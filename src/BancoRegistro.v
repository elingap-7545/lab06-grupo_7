==> flow/design.v <==
module BancoRegistro #(      		  
         parameter BIT_ADDR = 8,   
         parameter BIT_DATO = 4,   
	      parameter   RegFILE= "src/Reg16.men")
	(
    input [BIT_ADDR-1:0] addrRa,
    input [BIT_ADDR-1:0] addrRb,
	 output [BIT_DATO-1:0] datOutRa,
    output [BIT_DATO-1:0] datOutRb,
	 input [BIT_ADDR:0] addrW,
    input [BIT_DATO-1:0] datW,
	 input RegWrite,
    input clk,
    input rst
    );
localparam NREG = 2 ** BIT_ADDR;
reg [BIT_DATO-1: 0] breg [NREG-1:0];
assign  datOutRa = breg[addrRa];
assign  datOutRb = breg[addrRb];
always @(posedge clk) begin
	if (RegWrite == 1)
     breg[addrW] <= datW;
  end
  initial begin
end
endmodule
# Tool chain data of BancoRegistro
# The steps from the RTL of BancoRegistro to its reports follow in flow order.
# Lines are those of the file above, counted from 1.
# Operators: Yosys type, input widths -> output width; for muxes data width and select width s.
# Cell names lack the library's common part.
# The mark - stands for no value.
# setup
top	BancoRegistro
clock	clk
library	sky130hd
corner	tt_025C_1v80

# Word-level counts
# Source: Yosys, flattened and elaborated, memories not mapped. Widths are those after wreduce; folded enables and synchronous resets count as part of the registers. Registers that Yosys merges into a memory's read port (data or address) are not register bits. Print and check cells do not count. Equal cells are merged and count once.
# Yosys's memory passes give these memory sizes; they may raise the number of words (mostly to a power of two), join words into wider ones and drop unused or constant bits.
# word_totals
n_memories	1
out_inout_bits	8
mem_bits_rw	1024
reg_bits	0
word_cells	4
# classes
mux	3
# mem_list
name	size	word_bits	rd	write_ports	line	text
breg	256	4	2	1	17	reg [BIT_DATO-1: 0] breg [NREG-1:0];
# op_table
op	count
$mux 8	1
$mux 4	1
$mux 1	1

# Depth
# Yosys ltp: most cells in a row. Word level: on the elaborated netlist, between registers, memories and ports. Mapped: between sequential cells and ports; inverters and the memories' decode and read muxes count.
# depth
ltp_word	1
abc_area	0
depth_mapped	11
ltp_nobuf	6

# After synthesis
# Yosys stat after the flow's synthesis: flattened, memories mapped to cells. It holds for the ABC_AREA given above (unset counts as 0); a run with the other value may have another netlist.
# Totals and module areas in this step are rounded.
# mapped
ff_cells	1024
seqArea_um2	30700
mapped_area_um2	49100
buf_cells	222
stdcells	2725
# types
cell	count	type_area_um2
edfxtp_1	1024	3.07E+04
mux4_2	473	1.07E+04
mux2i_1	142	1.42E+03
nor2_1	285	1.07E+03
mux2_2	61	686.909
o221ai_1	69	604.33
clkbuf_1	112	420.403
buf_6	30	337.824
nand2_1	88	330.317
o22ai_1	47	294.032
buf_4	27	202.694
buf_2	37	185.178
a211oi_1	23	172.666
a21oi_1	34	170.163
nand3_1	32	160.154
nor2b_1	23	143.888
nand4_1	22	137.632
a221oi_1	14	122.618
# Other cell types: 38; their cells: 182.

# Path before layout
# Source: OpenSTA report_checks on the synthesized netlist (no wires, ideal clock, input and output delay 20% of the period each), path of least setup slack; recovery checks are left aside. Register names are those of the netlist, which keeps one name where synthesis merged equal registers.
# synth_path
kind	in2out
startpoint	input addrRb[1]
endpoint	output datOutRb[0]
slack_ns	1.657
output_delay_ns	1.202
path_buffers	3
arrival_ns	3.151
clock_period_ns	6.01
driving_pins	9
in_delay_ns	1.202
required_time_ns	4.808
path_delay_ns	1.949
period_less_setup_slack_ns	4.353
# "path_delay_ns" is the arrival time less input delay plus setup time.
# At an output port there is no setup time.
# "driving_pins": output pins that drive a net of the path, with the launching flip-flop's if there is one; two outputs of one cell count as two.
# "period_less_setup_slack_ns" = period - worst setup slack (recovery checks aside). The figure is calculated, with input and output delays left at 20% of the set period.
# Between the ends stands the longest chain of elaborated cells between them, by number of cells; it is not shown to be the way that was timed. Of several equally long chains one is given.
# Each line given opens the expression or statement behind the cell; cells for indexed reads and writes are added by Yosys, which also makes memories of some case tables.
# A memory read counts as a cell of the chain, while the word-level depth stops at memories.
# synth_via
path_cell_list	buf_2 > buf_2 > buf_1 > mux4_2 > mux4_2 > nand2_1 > nand4_1 > o31ai_1 > nand3_1
elab_chain_cells	1
cells_between	1
lines_between	1
# synth_rtl
element	line	text
start, declared	7	input [BIT_ADDR-1:0] addrRb,
$mem_v2 256x4	17	reg [BIT_DATO-1: 0] breg [NREG-1:0];
end, declared	9	output [BIT_DATO-1:0] datOutRb,

# Timing after layout
# Path of least setup slack in the final report of run 2 (OpenROAD, finished layout, wires in). Where an end is a register, its clock arrival counts in the times.
# layout_path
kind	in2out
startpoint	input addrRb[5]
endpoint	output datOutRb[0]
clock_period_ns	3.1
in_delay_ns	0.62
path_buffers	4
arrival_ns	4.60
driving_pins	10
required_time_ns	2.48
slack_ns	-2.12
output_delay_ns	0.62
# Between the ends stands the longest chain of elaborated cells between them, by number of cells; it is not shown to be the way that was timed. Of several equally long chains one is given.
# A memory read counts as a cell of the chain, while the word-level depth stops at memories.
# layout_via
path_cell_list	dlygate4sd2_1 > buf_4 > or2_2 > nor2_1 > nand3_1 > a31oi_1 > o31ai_2 > nand3_2 > buf_6 > buf_6
elab_chain_cells	1
cells_between	1
lines_between	1
# layout_rtl
element	line	text
start, declared	7	input [BIT_ADDR-1:0] addrRb,
$mem_v2 256x4	17	reg [BIT_DATO-1: 0] breg [NREG-1:0];
end, declared	9	output [BIT_DATO-1:0] datOutRb,

# Measured results for BancoRegistro: 2 stored runs of the Yosys and OpenROAD flow on sky130hd. The settings differ; the order carries no meaning. The constraints put input and output delay at 20% of the set period each and load the outputs with 0.01 pF.
# By "timing.achieved_period_ns" is meant the clock period of the run minus its worst setup slack. This is arithmetic on one report: input and output delays are still those of the set period (20% each).
# "worst_path_time_ns" is the time allowed to the run's worst setup path (the clock period less input and output delay, where it has them) less its slack. Clock arrival times count: a late capture clock shortens it, a late launch clock lengthens it.
# Results are given in rounded form.
# Settings: . = not set for that run.
# A result given as . is not shown for that run.
stored run	period_ns	CORE_UTILIZATION	PLACE_DENSITY_LB_ADDON	CELL_PAD_IN_SITES_DETAIL_PLACEMENT	ABC_AREA	CAP_MARGIN	CORE_MARGIN	SLEW_MARGIN	SETUP_SLACK_MARGIN	PLACE_DENSITY	TNS_END_PERCENT	fin_tns_ns	worstSetupSlack_ns	total_die_area_um2	worst_hold_slack_ns	util_pct	final_cell_area_um2	timing.achieved_period_ns	worst_path_time_ns	worstPathKind	synthesis_area_um2
run 1	4.54	67	0.28	1	1	20	2	20	.	.	.	.	.	.	.	.	.	.	.	.	.
run 2	3.1	43	.	2	.	20	2	0	0.42	0.89	35	-20.3	-2.12	117000	0.147	52.7	59500	5.222	3.98	in2out	49100
# Run 1: unfinished; error DPL-0033 in clock tree synthesis
